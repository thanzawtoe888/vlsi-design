==> flow/design.v <==
module human_tracking_device (
    input clk,                
    input reset,              
    input human_detected,     
    output reg alarm,         
    output reg [6:0] seg1,    
    output reg [6:0] seg2     
);
    reg [6:0] counter;  
    function [6:0] decode_7segment(input [3:0] digit);
        case (digit)
            4'd0: decode_7segment = 7'b1000000;
            4'd1: decode_7segment = 7'b1111001;
            4'd2: decode_7segment = 7'b0100100;
            4'd3: decode_7segment = 7'b0110000;
            4'd4: decode_7segment = 7'b0011001;
            4'd5: decode_7segment = 7'b0010010;
            4'd6: decode_7segment = 7'b0000010;
            4'd7: decode_7segment = 7'b1111000;
            4'd8: decode_7segment = 7'b0000000;
            4'd9: decode_7segment = 7'b0010000;
            default: decode_7segment = 7'b1111111;  
        endcase
    endfunction
    always @(posedge clk or posedge reset) begin
        if (reset) begin
            counter <= 7'd0;    
            alarm <= 1'b0;      
        end else if (human_detected) begin
            if (counter < 7'd80) begin
                counter <= counter + 1;  
            end else begin
                alarm <= 1'b1;  
            end
        end
    end
    always @(counter) begin
        seg1 = decode_7segment(counter % 10);  
        seg2 = decode_7segment(counter / 10);  
    end
endmodule
**From RTL to reports: human_tracking_device**

Tool output for the design above, in the order of the flow.
Lines are those of the file above, counted from 1.
Operators carry their Yosys type and port widths (W data, S select, Z words).
Library cell names are shortened.
A cell with -- has no value.

- Top module: human_tracking_device
- Clock port: clk
- Cell library: sky130hd
- Corner: tt_025C_1v80

**After elaboration**

Counts by Yosys on the flattened word-level netlist (proc, flatten, opt, wreduce; memories kept). Register bits leave out memories and registers merged into their read ports (data or address); mux counts leave out enables and synchronous resets folded into registers. Print and check cells are left out. Cells with the same type and inputs are merged into one.
Yosys's memory passes give these memory sizes; they may raise the number of words (mostly to a power of two), join words into wider ones and drop unused or constant bits.

- Register bits: 8
- Memory bits (read-only): 224
- Memories kept: 2
- Bits of input ports: 3
- Output and inout bits: 15
- Word-level cells: 11

- $add $sub $neg: 1
- Divide/modulo/power cells: 2
- Magnitude comparators: 1
- Bitwise operators: 1
- Reduce/logical cells: 2

Memories:

| name | words | bits a word | rd ports | wr ports | RTL line | text |
|---|---|---|---|---|---|---|
| (no name shown) | 16 | 7 | 1 | 0 | 11 | `case (digit)` |
| (no name shown) | 16 | 7 | 1 | 0 | 11 |  |

Operator list:

| operator | count |
|---|---|
| $div A7 B4 Y32 const B | 1 |
| $mod A7 B4 Y32 const B | 1 |
| $add A7 B1 Y7 const B | 1 |
| $lt A7 B7 Y1 const B | 1 |
| $reduce_and A2 Y1 | 2 |
| $not A1 Y1 | 1 |

**Depth**

Depth = most cells in a row (Yosys ltp): at word level without a register or memory, in the mapped netlist without a sequential cell, where the memories' decode and read muxes count.

- Depth in word-level cells: 3
- ABC_AREA: 0
- Mapped depth: 18
- Mapped depth without buffers: 16

**After synthesis**

Yosys stat after the flow's synthesis: flattened, memories mapped to cells. It holds for the ABC_AREA given above (unset counts as 0); a run with the other value may have another netlist.
The area totals of this step are shown rounded.

- Mapped cells: 181
- Cell area after synthesis: 1500 um^2
- Sequential part of the area: 200 um^2
- Flip-flop cells: 8
- Buffers: 11

Cells by type:

| cell type | count | total area (um^2) |
|---|---|---|
| dfrtp_1 | 8 | 200.192 |
| ha_1 | 14 | 175.168 |
| a21oi_1 | 13 | 65.062 |
| mux2i_1 | 6 | 60.058 |
| nand2_1 | 12 | 45.043 |
| xnor2_1 | 5 | 43.792 |
| inv_1 | 11 | 41.29 |
| nor2_1 | 11 | 41.29 |
| nand3_1 | 8 | 40.038 |
| o21ai_0 | 7 | 35.034 |
| nor2b_1 | 5 | 31.28 |
| o21bai_1 | 4 | 30.029 |
| xor2_4 | 1 | 27.526 |
| a211o_1 | 3 | 26.275 |
| a211oi_2 | 2 | 25.024 |
| buf_2 | 5 | 25.024 |
| a211oi_1 | 3 | 22.522 |
| buf_6 | 2 | 22.522 |

Not listed: further types 46, cells in them 61.

**Worst setup path after synthesis**

Path of least setup slack by OpenSTA after synthesis, without wires, with an ideal clock, recovery checks aside; 20% of the period is set as input and as output delay. Where synthesis merged equal registers, the netlist keeps one of their names.

- Path kind: reg-to-output
- Start point: register counter[4]
- End point: output seg1[4]
- Period: 5.52 ns
- External output delay: 1.104 ns
- Launch time at the first pin: 0.000 ns
- Data arrival time: 3.303 ns
- Data required time: 4.416 ns
- Slack: 1.113 ns
- Path delay: 3.303 ns
- Driving pins on the path: 17
- Path buffers: 1
- Synthesis period reached: 4.407 ns

"path delay" is the arrival time less input delay plus setup time.
A path that ends at an output port has no setup time.
"driving pins on the path": output pins that drive a net of the path, with the launching flip-flop's if there is one; two outputs of one cell count as two.
"synthesis period reached" is the clock period less the worst setup slack; recovery checks do not enter. This is arithmetic on one report: input and output delays are still those of the set period (20% each).
The rows between start and end are the longest chain of elaborated cells between them; the timing report does not say that the signal goes this way. Where chains are equally long, one stands for them.
Each line given opens the expression or statement behind the cell; cells for indexed reads and writes are added by Yosys, which also makes memories of some case tables.
The chain passes a memory read, where the word-level depth is cut; so it can be longer than that depth.

- Cell sequence: dfrtp_1 > buf_6 > nor2_1 > inv_1 > ha_1 > nor2b_1 > o21ai_0 > a32oi_2 > nor2_1 > a211oi_2 > nand2_1 > nor2_4 > xnor2_1 > ha_1 > a41oi_1 > o221ai_1 > o21ai_1
- Length of the longest elaborated chain: 2
- Elaborated cells on any way between the ends: 2
- Source lines of those cells: 2
- Those cells by class: 1 x div; 1 x memory

RTL lines, path post-synthesis:

| what | RTL line | text |
|---|---|---|
| start: declaration | 9 | `reg [6:0] counter;` |
| start: assignment | 27 | `counter <= 7'd0;` |
| start: assignment | 31 | `counter <= counter + 1;` |
| $mod A7 B4 Y32 | 38 | `seg1 = decode_7segment(counter % 10);` |
| $mem_v2 Z16 W7 | 11 | `case (digit)` |
| end: declaration | 6 | `output reg [6:0] seg1,` |

**Timing after layout**

From the final timing report of run 1: the path of least setup slack in the routed layout; clock arrival at registers is part of the times.

- Path kind: reg-to-output
- Start point: register counter[5]
- End point: output seg1[3]
- Period: 5.58 ns
- External output delay: 1.12 ns
- Launch time at the first pin: 0.25 ns
- Data arrival time: 3.79 ns
- Data required time: 4.46 ns
- Slack: 0.68 ns
- Driving pins on the path: 16
- Path buffers: 1

The rows between start and end are the longest chain of elaborated cells between them; the timing report does not say that the signal goes this way. Where chains are equally long, one stands for them.
The chain passes a memory read, where the word-level depth is cut; so it can be longer than that depth.

- Cell sequence: dfrtp_1 > nor2_4 > inv_1 > ha_4 > nand2b_1 > o21ai_2 > and2_4 > or3_1 > a31o_2 > nand2_2 > nor2_4 > xnor2_2 > ha_2 > mux2i_1 > o21bai_1 > clkdlybuf4s50_1
- Length of the longest elaborated chain: 2
- Elaborated cells on any way between the ends: 2
- Source lines of those cells: 2
- Those cells by class: 1 x div; 1 x memory

RTL lines, path after layout:

| what | RTL line | text |
|---|---|---|
| start: declaration | 9 | `reg [6:0] counter;` |
| start: assignment | 27 | `counter <= 7'd0;` |
| start: assignment | 31 | `counter <= counter + 1;` |
| $mod A7 B4 Y32 | 38 | `seg1 = decode_7segment(counter % 10);` |
| $mem_v2 Z16 W7 | 11 | `case (digit)` |
| end: declaration | 6 | `output reg [6:0] seg1,` |

FLOW RESULTS
============

Settings and measured results of 2 stored flow runs for module human_tracking_device (sky130hd), not sorted in any way. The constraints put input and output delay at 20% of the set period each and load the outputs with 0.01 pF.
"achieved period" = clock period - worst setup slack. The figure is calculated, with input and output delays left at 20% of the set period.
"allowed time less slack (worst setup path)" means the part of the period allowed to the worst setup path (the constraints hold back 20% at inputs and 20% at outputs) less its slack; where the path has registers, the arrival times of their clocks count too.
Values from the reports are rounded here.
Among the settings, n/a means not set for that run.

| setting or result | run 1 | run 2 |
|---|---|---|
| period_ns | 5.58 | 3.57 |
| CORE_UTILIZATION | 70 | 16 |
| SETUP_SLACK_MARGIN | 0.56 | 0.49 |
| PLACE_DENSITY | 0.36 | n/a |
| HOLD_SLACK_MARGIN | 0.26 | n/a |
| GPL_TIMING_DRIVEN | 1 | 0 |
| GPL_ROUTABILITY_DRIVEN | 0 | n/a |
| CTS_CLUSTER_SIZE | 62 | n/a |
| SLEW_MARGIN | 30 | 10 |
| CAP_MARGIN | 20 | 10 |
| CORE_MARGIN | 2 | 2 |
| PLACE_DENSITY_LB_ADDON | n/a | 0.02 |
| CELL_PAD_IN_SITES_GLOBAL_PLACEMENT | n/a | 3 |
| CELL_PAD_IN_SITES_DETAIL_PLACEMENT | n/a | 0 |
| CTS_CLUSTER_DIAMETER | n/a | 128 |
| chip area in the Yosys report (um^2) | 1500 | 1500 |
| standard-cell area after layout (um^2) | 1800 | 2300 |
| worst hold slack (ns) | 0.46 | 0.46 |
| achieved period (ns) | 4.903 | 4.047 |
| area of the die (um^2) | 2500 | 9900 |
| worst setup slack after layout (ns) | 0.68 | -0.48 |
| post-layout utilization | 0.91 | 0.26 |
| summed negative setup slack (ns) | 0.000 | -5.3 |
| allowed time less slack (worst setup path) (ns) | 3.79 | 3.33 |
| kind of the worst setup path | reg-to-output | reg-to-output |
